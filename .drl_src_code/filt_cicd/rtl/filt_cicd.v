==> flow/design.v <==
module filt_cicd #(
  parameter gp_decimation_factor = 4,
  parameter gp_order             = 3,
  parameter gp_diff_delay        = 1,
  parameter gp_phase             = 0,
  parameter gp_inp_width         = 8,
  parameter gp_oup_width         = gp_inp_width + gp_order*$clog2(gp_decimation_factor*gp_diff_delay)
) (
  input  wire                           i_rst_an,
  input  wire                           i_ena,
  input  wire                           i_clk,
  input  wire signed [gp_inp_width-1:0] i_data,
  output wire signed [gp_oup_width-1:0] o_data
);
  localparam c_fill_width = gp_oup_width - gp_inp_width;
  wire w_sclk;
  wire signed [gp_oup_width-1         :0] r_comb_inp;  
  reg         [gp_decimation_factor-1 :0] r_count;
  wire signed [gp_order*gp_oup_width-1:0] r_int_dly;
  wire signed [gp_order*gp_oup_width-1:0] r_comb_dly;
  wire signed [gp_oup_width-1         :0] w_data;
  wire signed [gp_order*gp_oup_width-1:0] w_int_add;
  wire signed [gp_order*gp_oup_width-1:0] w_comb_diff;
  genvar i;
  always @(posedge i_clk or negedge i_rst_an)
    begin: p_ring_counter
      if (!i_rst_an)
        begin
	  r_count <= 'd0;
	end
      else if (i_ena)
       begin
         if (r_count=='d0)
           r_count[0] <= 1'b1;
	 else
	   begin
	     r_count[0] <= r_count[gp_decimation_factor-1];
	     r_count[gp_decimation_factor-1:1] <= r_count[gp_decimation_factor-2:0];
	   end
       end
    end
  assign w_data = {{c_fill_width{i_data[gp_inp_width-1]}},i_data};
  generate
    for (i=0; i<gp_order; i=i+1)
      begin: g_integrator
        if (i==0)
          begin: g_int_0
            assign w_int_add[(i+1)*gp_oup_width-1 -: gp_oup_width] = $signed(w_data) + $signed(r_int_dly[(i+1)*gp_oup_width-1 -: gp_oup_width]);
            dff #(
	      .gp_data_width (gp_oup_width)
	    ) CIC_INT_DLY (
	      .i_rst_an (i_rst_an),
              .i_ena	(i_ena),
              .i_clk	(i_clk),
	      .i_data	(w_int_add[(i+1)*gp_oup_width-1 -: gp_oup_width]),
	      .o_data	(r_int_dly[(i+1)*gp_oup_width-1 -: gp_oup_width])
	    );  	    
          end
        else
          begin: g_int_1_n
            assign w_int_add[(i+1)*gp_oup_width-1 -: gp_oup_width] = $signed(w_int_add[i*gp_oup_width-1 -: gp_oup_width]) + $signed(r_int_dly[(i+1)*gp_oup_width-1 -: gp_oup_width]);
            dff #(
	      .gp_data_width (gp_oup_width)
	    ) CIC_INT_DLY (
	      .i_rst_an (i_rst_an),
              .i_ena	(i_ena),
              .i_clk	(i_clk),
	      .i_data	(w_int_add[(i+1)*gp_oup_width-1 -: gp_oup_width]),
	      .o_data	(r_int_dly[(i+1)*gp_oup_width-1 -: gp_oup_width])
	    );  	  
          end
      end
  endgenerate
  assign w_sclk = r_count[gp_phase];
  dff #(
    .gp_data_width (gp_oup_width)
  ) cicd_downsample (
    .i_rst_an (i_rst_an),
    .i_ena    (w_sclk),
    .i_clk    (i_clk),
    .i_data   (w_int_add[gp_order*gp_oup_width-1 -: gp_oup_width]),
    .o_data   (r_comb_inp)
  );
  generate
    for (i=0; i<gp_order; i=i+1)
      begin: g_comb
        if (i==0)
          begin: g_comb_0
            shift_register #(
              .gp_data_width (gp_oup_width),
              .gp_nr_stages  (gp_diff_delay)
            ) CIC_COMB_SR (
              .i_rst_an (i_rst_an),
              .i_ena	(r_count[gp_phase]),  
              .i_clk	(i_clk),  
              .i_data	(r_comb_inp), 
              .o_data	(r_comb_dly[(i+1)*gp_oup_width-1 -: gp_oup_width]),
              .o_shift_done ()  
            );
            assign w_comb_diff[(i+1)*gp_oup_width-1 -: gp_oup_width] = $signed(r_comb_inp) - $signed(r_comb_dly[(i+1)*gp_oup_width-1 -: gp_oup_width]);
          end
        else
          begin: g_comb_1_n
            shift_register #(
              .gp_data_width (gp_oup_width),
              .gp_nr_stages  (gp_diff_delay)
            ) CIC_COMB_SR (
              .i_rst_an (i_rst_an),
              .i_ena	(r_count[gp_phase]),  
              .i_clk	(i_clk),  
              .i_data	(w_comb_diff[i*gp_oup_width-1 -: gp_oup_width]), 
              .o_data	(r_comb_dly[(i+1)*gp_oup_width-1 -: gp_oup_width]),
              .o_shift_done ()  
            );  	    
            assign w_comb_diff[(i+1)*gp_oup_width-1 -: gp_oup_width] = $signed(w_comb_diff[i*gp_oup_width-1 -: gp_oup_width]) - $signed(r_comb_dly[(i+1)*gp_oup_width-1 -: gp_oup_width]); 
          end
      end
  endgenerate
 assign o_data = w_comb_diff[gp_order*gp_oup_width-1 -: gp_oup_width];
endmodule
module dff #(
  parameter gp_data_width = 8                   
) 
(
  input  wire                     i_rst_an,     
  input  wire                     i_ena,        
  input  wire                     i_clk,        
  input  wire [gp_data_width-1:0] i_data,       
  output wire [gp_data_width-1:0] o_data        
);
  reg [gp_data_width-1:0] r_data;
  always @(posedge i_clk or negedge i_rst_an)
    begin: p_dff
      if (!i_rst_an)
        r_data <= 'd0;
      else if (i_ena)
        r_data <= i_data;  
    end
  assign o_data = r_data;
endmodule
module shift_register #(
  parameter gp_data_width = 8,                    
  parameter gp_nr_stages  = 4                     
) (
  input  wire                     i_rst_an,       
  input  wire                     i_ena,          
  input  wire                     i_clk,          
  input  wire [gp_data_width-1:0] i_data,         
  output wire [gp_data_width-1:0] o_data,         
  output wire                     o_shift_done    
);
  localparam c_cnt_width = $clog2(gp_nr_stages);
  reg [c_cnt_width-1:0]                 r_cnt;
  reg                                   r_shift_done; 
  wire                                  w_shift_done;
  wire [gp_nr_stages*gp_data_width-1:0] w_data;
  always @(posedge i_clk or negedge i_rst_an)
    begin: p_count_done
      if (!i_rst_an)
        begin
	  r_cnt        <= 'd0;
	  r_shift_done <= 1'b0;
	end
      else if (i_ena)
        begin
	  if (r_cnt<gp_nr_stages)
	    r_cnt <= r_cnt + 1'b1;
	  if (w_shift_done)
	    r_shift_done <= 1'b1;	    
	end
    end
  genvar i;  
  generate
    for (i=0; i<gp_nr_stages; i=i+1)
      begin: g_shift_register_loop
        if (i==0)
          begin: g_shift_register_0
            dff #(
	    .gp_data_width (gp_data_width)
	    ) REG_COMMUTATOR_INP_DATA  (
	    .i_rst_an (i_rst_an),
	    .i_ena    (i_ena),
	    .i_clk    (i_clk),
	    .i_data   (i_data),
	    .o_data   (w_data[(i+1)*gp_data_width-1 -: gp_data_width])
	    );
          end
        else
          begin: g_shift_register_1_n
            dff #(
	    .gp_data_width (gp_data_width)
	    ) REG_COMMUTATOR_INP_DATA  (
	    .i_rst_an (i_rst_an),
	    .i_ena    (i_ena),
	    .i_clk    (i_clk),
	    .i_data   (w_data[(i)*gp_data_width-1 -: gp_data_width]),
	    .o_data   (w_data[(i+1)*gp_data_width-1 -: gp_data_width])
	    );  	  
          end
        end
  endgenerate
assign w_shift_done = (r_cnt == gp_nr_stages) ? 1'b1 : r_shift_done;
assign o_shift_done = w_shift_done;
assign o_data       = w_data[gp_nr_stages*gp_data_width-1 -: gp_data_width];  
endmodule
======== From RTL to reports: filt_cicd ========
What the tools print for filt_cicd, step after step.
Lines are those of the file above, counted from 1.
Operators: Yosys type, input widths -> output width; for muxes data width and select width s.
Library cell names are shortened.
The mark -- stands for no value.
set-up
  top module .............................. filt_cicd
  clock port .............................. i_clk
  library ................................. sky130hd
  corner .................................. tt_025C_1v80

======== After elaboration ========
Counts by Yosys on the flattened word-level netlist (proc, flatten, opt, wreduce; memories kept). Register bits leave out memories and registers merged into their read ports (data or address); mux counts leave out enables and synchronous resets folded into registers. Print and check cells are left out. Cells with the same type and inputs are merged into one.
operators by class
  add/sub/neg operators ................... 6
  mux-type cells .......................... 1
  bitwise gates (word level) .............. 1
  reduce/logical cells .................... 2
operator list
  cell              count
  $sub 14x14->14    3
  $add 14x14->14    2
  $add 8x14->14     1
  $logic_not 4->1   1
  $reduce_and 2->1  1
  $not 1->1         1
  $mux 1            1
storage and ports
  flip-flop bits (word level) ............. 102
  input port bits ......................... 11
  output and inout bits ................... 14
  elaborated cells ........................ 19

======== Logic depth ========
Yosys ltp: most cells in a row. Word level: on the elaborated netlist, between registers, memories and ports. Mapped: between sequential cells and ports; inverters and the memories' decode and read muxes count.
depth
  depth in word-level cells ............... 3
  ABC_AREA ................................ 1
  gate-level depth with buffers ........... 26
  gate-level depth less buffers ........... 26

======== Mapped cells and area ========
Yosys stat after the flow's synthesis: flattened, memories mapped to cells. It holds for the ABC_AREA given above (unset counts as 0); a run with the other value may have another netlist.
Totals and module areas in this step are rounded.
mapped netlist
  cells in the netlist .................... 950
  cell area after synthesis ............... 7440 um2
  area of sequential cells ................ 2550 um2
  flip-flops .............................. 102
  buffers ................................. 21
cells by type
  cell type  count  area in all (um2)
  dfrtp_1    102    2.55E+03
  nand2_1    275    1032.24
  ha_1       80     1000.96
  o21ai_0    79     395.379
  inv_1      95     356.592
  a21oi_1    67     335.322
  xor2_1     37     324.061
  nand3_1    40     200.192
  xnor2_1    20     175.168
  nor2_1     37     138.883
  fa_1       6      120.115
  nand3_2    7      70.067
  a31oi_1    9      56.304
  clkbuf_1   15     56.304
  nand2_2    8      50.048
  a21o_1     6      45.043
  clkbuf_8   3      41.29
  o21bai_1   5      37.536
Not listed: further types 26, cells in them 59.

======== Worst setup path after synthesis ========
Source: OpenSTA report_checks on the synthesized netlist (no wires, ideal clock, input and output delay 20% of the period each), path of least setup slack; recovery checks are left aside. Register names are those of the netlist, which keeps one name where synthesis merged equal registers.
timing after synthesis
  kind .................................... register to output
  start point ............................. reg cicd_downsample.r_data[0]
  end point ............................... out o_data[12]
  clock period ............................ 6790 ps
  output delay ............................ 1358 ps
  launch time at the first pin ............ 0 ps
  arrival ................................. 3802 ps
  data required time ...................... 5432 ps
  slack ................................... 1630 ps
  delay of the path ....................... 3802 ps
  driving pins on the path ................ 23
  path buffers ............................ 0
  synthesis period reached ................ 5160 ps
"delay of the path" = arrival - input delay + setup time.
At an output port there is no setup time.
"driving pins on the path": output pins that drive a net of the path, with the launching flip-flop's if there is one; two outputs of one cell count as two.
"synthesis period reached" = period - worst setup slack (recovery checks aside). The figure is calculated, with input and output delays left at 20% of the set period.
Between the ends stands the longest chain of elaborated cells between them, by number of cells; it is not shown to be the way that was timed. Of several equally long chains one is given.
Each line given opens the expression or statement behind the cell; cells for indexed reads and writes are added by Yosys, which also makes memories of some case tables.
on the way, after synthesis
  cell sequence ........................... dfrtp_1 inv_1 ha_1 fa_1 nand3b_1 nand2_1 nand2_1 a21oi_1 xor2_1 ha_1 a21oi_1 o21ai_0 a21oi_1 xnor2_1 ha_1 nand2_1 o21ai_0 a21oi_1 o21ai_0 a21oi_1 nor2_1 nor2_1 xnor2_1
  length of the longest elaborated chain .. 3
  elaborated cells on any way between the ends .. 3
  source lines of those cells ............. 2
  those cells by class .................... add/sub (3)
RTL lines, path after synthesis
  element             line  text
  start: declaration  131   reg [gp_data_width-1:0] r_data;
  start: assignment   135   r_data <= 'd0;
  start: assignment   137   r_data <= i_data;
  $sub 14x14->14      100   assign w_comb_diff[(i+1)*gp_oup_width-1 -: gp_oup_width] = $signed(r_comb_inp) - $signed(r_comb_dly[(i+1)*gp_o ...
  $sub 14x14->14 x2   115   assign w_comb_diff[(i+1)*gp_oup_width-1 -: gp_oup_width] = $signed(w_comb_diff[i*gp_oup_width-1 -: gp_oup_widt ...
  end: declaration    13    output wire signed [gp_oup_width-1:0] o_data
Some nets on the timed path still bear RTL names; the line given drives or declares the net.
named nets, after synthesis
  net                                                                                                             line
  g_comb[1].g_comb_1_n.CIC_COMB_SR.g_shift_register_loop[0].g_shift_register_0.REG_COMMUTATOR_INP_DATA.i_data[6]  100
  g_comb[2].g_comb_1_n.CIC_COMB_SR.g_shift_register_loop[0].g_shift_register_0.REG_COMMUTATOR_INP_DATA.i_data[7]  115

======== Worst path after layout ========
From the final timing report of entry B: the path of least setup slack in the routed layout; clock arrival at registers is part of the times.
The report prints the path's times to 10 ps; the period is as set.
timing post-layout
  kind .................................... register to output
  start point ............................. reg g_comb[0].g_comb_0.CIC_COMB_SR.g_shift_register_loop[0].g_shift_register_0.REG_COMMUTATOR_INP_DATA.r_data[0]
  end point ............................... out o_data[12]
  clock period ............................ 4090 ps
  output delay ............................ 820 ps
  launch time at the first pin ............ 350 ps
  arrival ................................. 4200 ps
  data required time ...................... 3270 ps
  slack ................................... -930 ps
  driving pins on the path ................ 24
  path buffers ............................ 2
Between the ends stands the longest chain of elaborated cells between them, by number of cells; it is not shown to be the way that was timed. Of several equally long chains one is given.
on the way, post-layout
  cell sequence ........................... dfrtp_1 ha_2 fa_2 nand3b_1 nand2_2 nand2_2 a21oi_4 xor2_2 ha_4 a21oi_4 o21ai_2 a21oi_2 nor2_1 nor2_1 xnor2_1 ha_1 buf_6 nand2_2 o21ai_2 a21oi_1 nor2_1 nor2_1 xnor2_1 buf_2
  length of the longest elaborated chain .. 3
  elaborated cells on any way between the ends .. 3
  source lines of those cells ............. 2
  those cells by class .................... add/sub (3)
RTL lines, path post-layout
  element             line  text
  start: declaration  131   reg [gp_data_width-1:0] r_data;
  start: assignment   135   r_data <= 'd0;
  start: assignment   137   r_data <= i_data;
  $sub 14x14->14      100   assign w_comb_diff[(i+1)*gp_oup_width-1 -: gp_oup_width] = $signed(r_comb_inp) - $signed(r_comb_dly[(i+1)*gp_o ...
  $sub 14x14->14 x2   115   assign w_comb_diff[(i+1)*gp_oup_width-1 -: gp_oup_width] = $signed(w_comb_diff[i*gp_oup_width-1 -: gp_oup_widt ...
  end: declaration    13    output wire signed [gp_oup_width-1:0] o_data
Some nets on the timed path still bear RTL names; the line given drives or declares the net.
named nets, post-layout
  net                                                                                                             line
  g_comb[1].g_comb_1_n.CIC_COMB_SR.g_shift_register_loop[0].g_shift_register_0.REG_COMMUTATOR_INP_DATA.i_data[6]  100
  g_comb[2].g_comb_1_n.CIC_COMB_SR.g_shift_register_loop[0].g_shift_register_0.REG_COMMUTATOR_INP_DATA.i_data[9]  115

Hand-over note for filt_cicd

Design filt_cicd on sky130hd. What follows are 2 stored runs of the flow, each under its own settings; their order means nothing. The constraints put input and output delay at 20% of the set period each and load the outputs with 0.01 pF.
"clock period reached" means the clock period less the worst setup slack. The figure is calculated, with input and output delays left at 20% of the set period.
"critical setup path time": the worst setup path's part of the clock period (all of it between registers, 20% less for each end at a port) less its slack. A launch clock that arrives late makes it longer, a capture clock that arrives late makes it shorter.
"critical setup path time" is given in steps of 10 ps.
The measured numbers are rounded.

---- entry A ----
settings
  period_ns = 4.99
  CORE_UTILIZATION = 72
  SETUP_SLACK_MARGIN = 0.94
  PLACE_DENSITY_LB_ADDON = 0.29
  CORE_MARGIN = 6
  CELL_PAD_IN_SITES_GLOBAL_PLACEMENT = 0
  CELL_PAD_IN_SITES_DETAIL_PLACEMENT = 1
  TNS_END_PERCENT = 70
  ABC_AREA = 1
  CAP_MARGIN = 25
  SLEW_MARGIN = 35
  MIN_ROUTING_LAYER = met2
results
  no results, placement failed with DPL-0033

---- entry B ----
settings
  period_ns = 4.09
  CORE_UTILIZATION = 26
  PLACE_DENSITY_LB_ADDON = 0.15
  CORE_MARGIN = 4
  ABC_AREA = 1
  MIN_ROUTING_LAYER = met2
  MAX_ROUTING_LAYER = met4
  CAP_MARGIN = 20
  SLEW_MARGIN = 20
results
  mapped cell area after synthesis ........ 7440 um2
  full die area ........................... 31400 um2
  standard-cell area after routing ........ 11800 um2
  final design utilization ................ 42.0%
  worst setup slack after layout .......... -929 ps
  sum of negative setup slack ............. -6540 ps
  worst hold slack in the final report .... 491 ps
  clock period reached .................... 5019 ps
  critical setup path time ................ 4200 ps
  type of the worst setup path ............ register to output

End of note.
